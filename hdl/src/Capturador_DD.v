==> flow/design.v <==
`timescale 1ns / 1ps
module Capturador_DD (VSYNC,HREF,PCLK,D,CBtn,data,addr,regwrite);
	input VSYNC;
	input HREF;
	input PCLK;
	input [7:0] D;
	input CBtn;
	output reg [7:0] data = 8'b0;
	output reg [16:0] addr = 17'b0;
	output reg regwrite = 0;
	reg [2:0] state = 0;
	always@(posedge PCLK)begin
		case(state)
			0: begin  
			if (CBtn)	state = 1;
			end
			1: begin  
			if (VSYNC)	state = 2;
			end
			2: begin  
			if (~VSYNC)	state = 3;
			end
			3: begin  
			if (VSYNC)	state = 0;
			if (HREF)	state = 4;
			end
			4: begin  
			if (HREF)	state = 5;
			else			state = 3;
			end
			5: begin  
			if (HREF)	state = 4;
			else			state = 3;
			end
		endcase
		case(state)
			2: begin  
			addr = 17'b11111111111111111;
			end
			4: begin  
			regwrite = 0;
			addr = addr+1;
			data [7:2] = {D[7:5],D[2:0]};
			end
			5: begin  
			data [1:0] = D[4:3];
			regwrite = 1;
			end
			default: begin 
			regwrite = 0;
			end
		endcase
	end
endmodule
## Tool chain data of Capturador_DD

Tool output for the design above, in the order of the flow.
Lines are those of the file above, counted from 1.
Cell names lack the library's common part.
Not given: n/a

| inputs | value |
|---|---|
| design top | Capturador_DD |
| clock | PCLK |
| cell library | sky130hd |
| library corner | tt_025C_1v80 |

## Word-level counts

Source: Yosys, flattened and elaborated, memories not mapped. Widths are those after wreduce. Registers that Yosys merges into a memory's read port (data or address) are not register bits. Print and check cells do not count. Equal cells are merged and count once.

| storage and ports | value |
|---|---|
| latch bits | 0 |
| memories kept | 0 |
| word-level cells | 26 |
| register bits | 29 |
| memory bits (read-only) | 0 |
| bits of input ports | 12 |
| RAM bits | 0 |
| clocked read ports x word width | 0 |

| operators by class | value |
|---|---|
| reduce/logical cells | 2 |
| shift operators | 0 |
| div/mod/pow operators | 0 |
| $add $sub $neg | 1 |
| bitwise gates (word level) | 0 |
| multiply operators | 0 |
| multiplexer cells | 10 |
| equal/unequal tests | 8 |
| $lt $le $gt $ge | 0 |

Operator list:

| kind | count |
|---|---|
| parallel mux 17 bit (select 2 bit) | 1 |
| 2-to-1 mux 3 bit | 7 |
| parallel mux 3 bit (select 6 bit) | 1 |
| adder 17 x 1 -> 17 bit with constant B | 1 |
| == test 3 bit with constant B | 4 |
| == test 3 x 2 -> 1 bit with constant B | 3 |
| == test 3 x 1 -> 1 bit with constant B | 1 |
| zero test 3 bit | 1 |
| nonzero test 2 bit | 1 |
| parallel mux 1 bit (select 2 bit) | 1 |

## Logic depth

Longest topological path by Yosys (ltp), each cell counted once; first at word level (registers and memories cut), then after technology mapping (sequential cells cut; the memories' decode and read muxes count).

| depth | value |
|---|---|
| depth in word-level cells | 5 |
| ABC_AREA | 0 |
| mapped depth | 5 |
| gate-level depth less buffers | 4 |

## Mapped cells and area

The flow's flattened synthesis, as Yosys stat reports it; memories are mapped. The netlist is that of the ABC_AREA named above (0 if unset); the other value can give another one.
The area totals of this step are shown rounded.

| synthesis totals | value |
|---|---|
| flip-flops | 29 |
| cells in the netlist | 128 |
| buffer cells | 8 |
| cell area after synthesis | 1480 µm² |

Cells by type:

| cell type | count |
|---|---|
| edfxtp_1 | 26 |
| dfxtp_1 | 3 |
| nor3b_1 | 7 |
| mux2i_1 | 5 |
| o21ai_0 | 9 |
| nand4_1 | 7 |
| nand3_1 | 8 |
| nor3_1 | 8 |
| buf_2 | 6 |
| nand2_1 | 7 |
| nor4_1 | 4 |
| nor4_2 | 2 |
| inv_1 | 6 |
| nand3b_1 | 3 |
| o31ai_1 | 3 |
| or4_1 | 3 |
| nand4_4 | 1 |
| a221o_1 | 2 |

Other cell types: 14; their cells: 18.

## Path before layout

Path of least setup slack by OpenSTA after synthesis, without wires, with an ideal clock, recovery checks aside; 20% of the period is set as input and as output delay. Where synthesis merged equal registers, the netlist keeps one of their names.

| timing path post-synthesis | value |
|---|---|
| path kind | input -> register |
| from | input HREF |
| to | register addr[0] |
| required time | 2385 ps |
| launch time at the first pin | 560 ps |
| stages | 3 |
| path slack | 254 ps |
| arrival time | 2132 ps |
| period | 2800 ps |
| external input delay | 560 ps |
| path buffers | 1 |
| delay of the path | 1987 ps |
| setup time | 415 ps |
| synthesis period reached | 2546 ps |

"delay of the path" = arrival - input delay + setup time.
"stages": output pins that drive a net of the path, with the launching flip-flop's if there is one; two outputs of one cell count as two.
"synthesis period reached" is the clock period less the worst setup slack; recovery checks do not enter. This is arithmetic on one report: input and output delays are still those of the set period (20% each).
Between the ends stands the longest chain of elaborated cells between them, by number of cells; it is not shown to be the way that was timed. Of several equally long chains one is given.
Each line given opens the expression or statement behind the cell; cells for indexed reads and writes are added by Yosys, which also makes memories of some case tables.
Only ways into the end's enable, where the timed path ends, are counted here.

| on the way, post-synthesis | value |
|---|---|
| cell sequence | nand2_1 clkbuf_1 o21ai_0 |
| cells in the longest elaborated chain | 4 |
| elaborated cells on any way between the ends | 7 |
| those cells by class | 2 x eq/ne; 4 x mux; 1 x reduce/logical |

Ends and longest elaborated chain, post-synthesis:

| what | line | text |
|---|---|---|
| from (decl) | 4 | `input HREF;` |
| 2-to-1 mux 3 bit | 32 | `if (HREF) state = 4;` |
| parallel mux 3 bit (select 6 bit) | 13 | `case(state)` |
| == test 3 bit | 36 | `case(state)` |
| nonzero test 2 bit | n/a |  |
| to (assign) | 38 | `addr = 17'b11111111111111111;` |
| to (assign) | 42 | `addr = addr+1;` |
| to (decl) | 9 | `output reg [16:0] addr = 17'b0;` |

## Timing after layout

Path of least setup slack in the final report of run 1 (OpenROAD, finished layout, wires in). Where an end is a register, its clock arrival counts in the times.
The report prints the path's times to 10 ps; the period is as set.

| timing path after layout | value |
|---|---|
| path kind | input -> register |
| from | input HREF |
| to | register addr[0] |
| period | 4570 ps |
| launch time at the first pin | 910 ps |
| external input delay | 910 ps |
| setup time | 290 ps |
| stages | 4 |
| path buffers | 2 |
| arrival time | 2580 ps |
| path slack | 2010 ps |
| required time | 4600 ps |

Between the ends stands the longest chain of elaborated cells between them, by number of cells; it is not shown to be the way that was timed. Of several equally long chains one is given.
Only ways into the end's enable, where the timed path ends, are counted here.

| on the way, after layout | value |
|---|---|
| cell sequence | clkdlybuf4s50_1 nand2_1 o21ai_1 buf_4 |
| cells in the longest elaborated chain | 4 |
| elaborated cells on any way between the ends | 7 |
| those cells by class | 2 x eq/ne; 4 x mux; 1 x reduce/logical |

Ends and longest elaborated chain, after layout:

| what | line | text |
|---|---|---|
| from (decl) | 4 | `input HREF;` |
| 2-to-1 mux 3 bit | 32 | `if (HREF) state = 4;` |
| parallel mux 3 bit (select 6 bit) | 13 | `case(state)` |
| == test 3 bit | 36 | `case(state)` |
| nonzero test 2 bit | n/a |  |
| to (assign) | 38 | `addr = 17'b11111111111111111;` |
| to (assign) | 42 | `addr = addr+1;` |
| to (decl) | 9 | `output reg [16:0] addr = 17'b0;` |

Lab notebook: Capturador_DD

Measured data: module Capturador_DD, platform sky130hd, 2 stored runs of the flow under differing settings, order arbitrary. Input and output delays are each 20% of the period that was set; the output load is 0.01 pF.
"time on the worst setup path" means the part of the period allowed to the worst setup path (the constraints hold back 20% at inputs and 20% at outputs) less its slack; where the path has registers, the arrival times of their clocks count too.
By "total power after layout" is meant OpenSTA's value without simulated activity: inputs other than the clock are taken to toggle once in ten clock periods, and the tool carries that through the logic.
"time on the worst setup path" is known to 10 ps.
Measured values are rounded.

## Run 1

==> flow/run.sh <==
#!/bin/bash
# the make line also repeats the synthesis and layout settings of config.mk as NAME=value (left out here)
make -C /OpenROAD-flow-scripts/flow DESIGN_CONFIG=/design/flow/config.mk WORK_HOME=/design/flow/orfs CLKGATE_MAP_FILE= finish
==> flow/config.mk <==
export PLATFORM = sky130hd
export DESIGN_NAME = Capturador_DD
export DESIGN_NICKNAME = Capturador_DD
export VERILOG_FILES = /design/flow/design.v
export SDC_FILE = /design/flow/constraint.sdc
export NUM_CORES = 4
export LEC_CHECK = 0
export CAP_MARGIN = 20
export CELL_PAD_IN_SITES_GLOBAL_PLACEMENT = 0
export CORE_MARGIN = 2
export CORE_UTILIZATION = 47
export CTS_CLUSTER_DIAMETER = 370
export GPL_TIMING_DRIVEN = 1
export PLACE_DENSITY_LB_ADDON = 0.21
export SETUP_SLACK_MARGIN = 0.09
export SLEW_MARGIN = 20
==> flow/constraint.sdc <==
create_clock -name core_clock -period 4.57 [get_ports {PCLK}]
set_input_delay 0.9140 -clock core_clock [delete_from_list [all_inputs] [get_ports {PCLK}]]
set_output_delay 0.9140 -clock core_clock [all_outputs]
set_load 0.01 [all_outputs]

| result of run 1 | value |
|---|---|
| netlist area reported by Yosys | 1480 µm² |
| die footprint | 3610 µm² |
| area of the standard cells in the finished layout | 1950 µm² |
| worst setup slack after layout | 2010 ps |
| total negative slack | 0 ps |
| total power after layout | 1080 uW |
| time on the worst setup path | 1640 ps |
| type of the worst setup path | input -> register |

## Run 2

==> flow/run.sh <==
#!/bin/bash
# the make line also repeats the synthesis and layout settings of config.mk as NAME=value (left out here)
make -C /OpenROAD-flow-scripts/flow DESIGN_CONFIG=/design/flow/config.mk WORK_HOME=/design/flow/orfs CLKGATE_MAP_FILE= finish
==> flow/config.mk <==
export PLATFORM = sky130hd
export DESIGN_NAME = Capturador_DD
export DESIGN_NICKNAME = Capturador_DD
export VERILOG_FILES = /design/flow/design.v
export SDC_FILE = /design/flow/constraint.sdc
export NUM_CORES = 4
export LEC_CHECK = 0
export CAP_MARGIN = 20
export CELL_PAD_IN_SITES_DETAIL_PLACEMENT = 1
export CORE_MARGIN = 2
export CORE_UTILIZATION = 41
export CTS_CLUSTER_DIAMETER = 307
export MAX_ROUTING_LAYER = met5
export MIN_ROUTING_LAYER = met1
export PLACE_DENSITY_LB_ADDON = 0.05
export SETUP_SLACK_MARGIN = 0.8
export SLEW_MARGIN = 20
==> flow/constraint.sdc <==
create_clock -name core_clock -period 3.86 [get_ports {PCLK}]
set_input_delay 0.7720 -clock core_clock [delete_from_list [all_inputs] [get_ports {PCLK}]]
set_output_delay 0.7720 -clock core_clock [all_outputs]
set_load 0.01 [all_outputs]

| result of run 2 | value |
|---|---|
| netlist area reported by Yosys | 1480 µm² |
| die footprint | 4110 µm² |
| area of the standard cells in the finished layout | 1930 µm² |
| worst setup slack after layout | 1640 ps |
| total negative slack | 0 ps |
| total power after layout | 1220 uW |
| time on the worst setup path | 1440 ps |
| type of the worst setup path | register -> output |
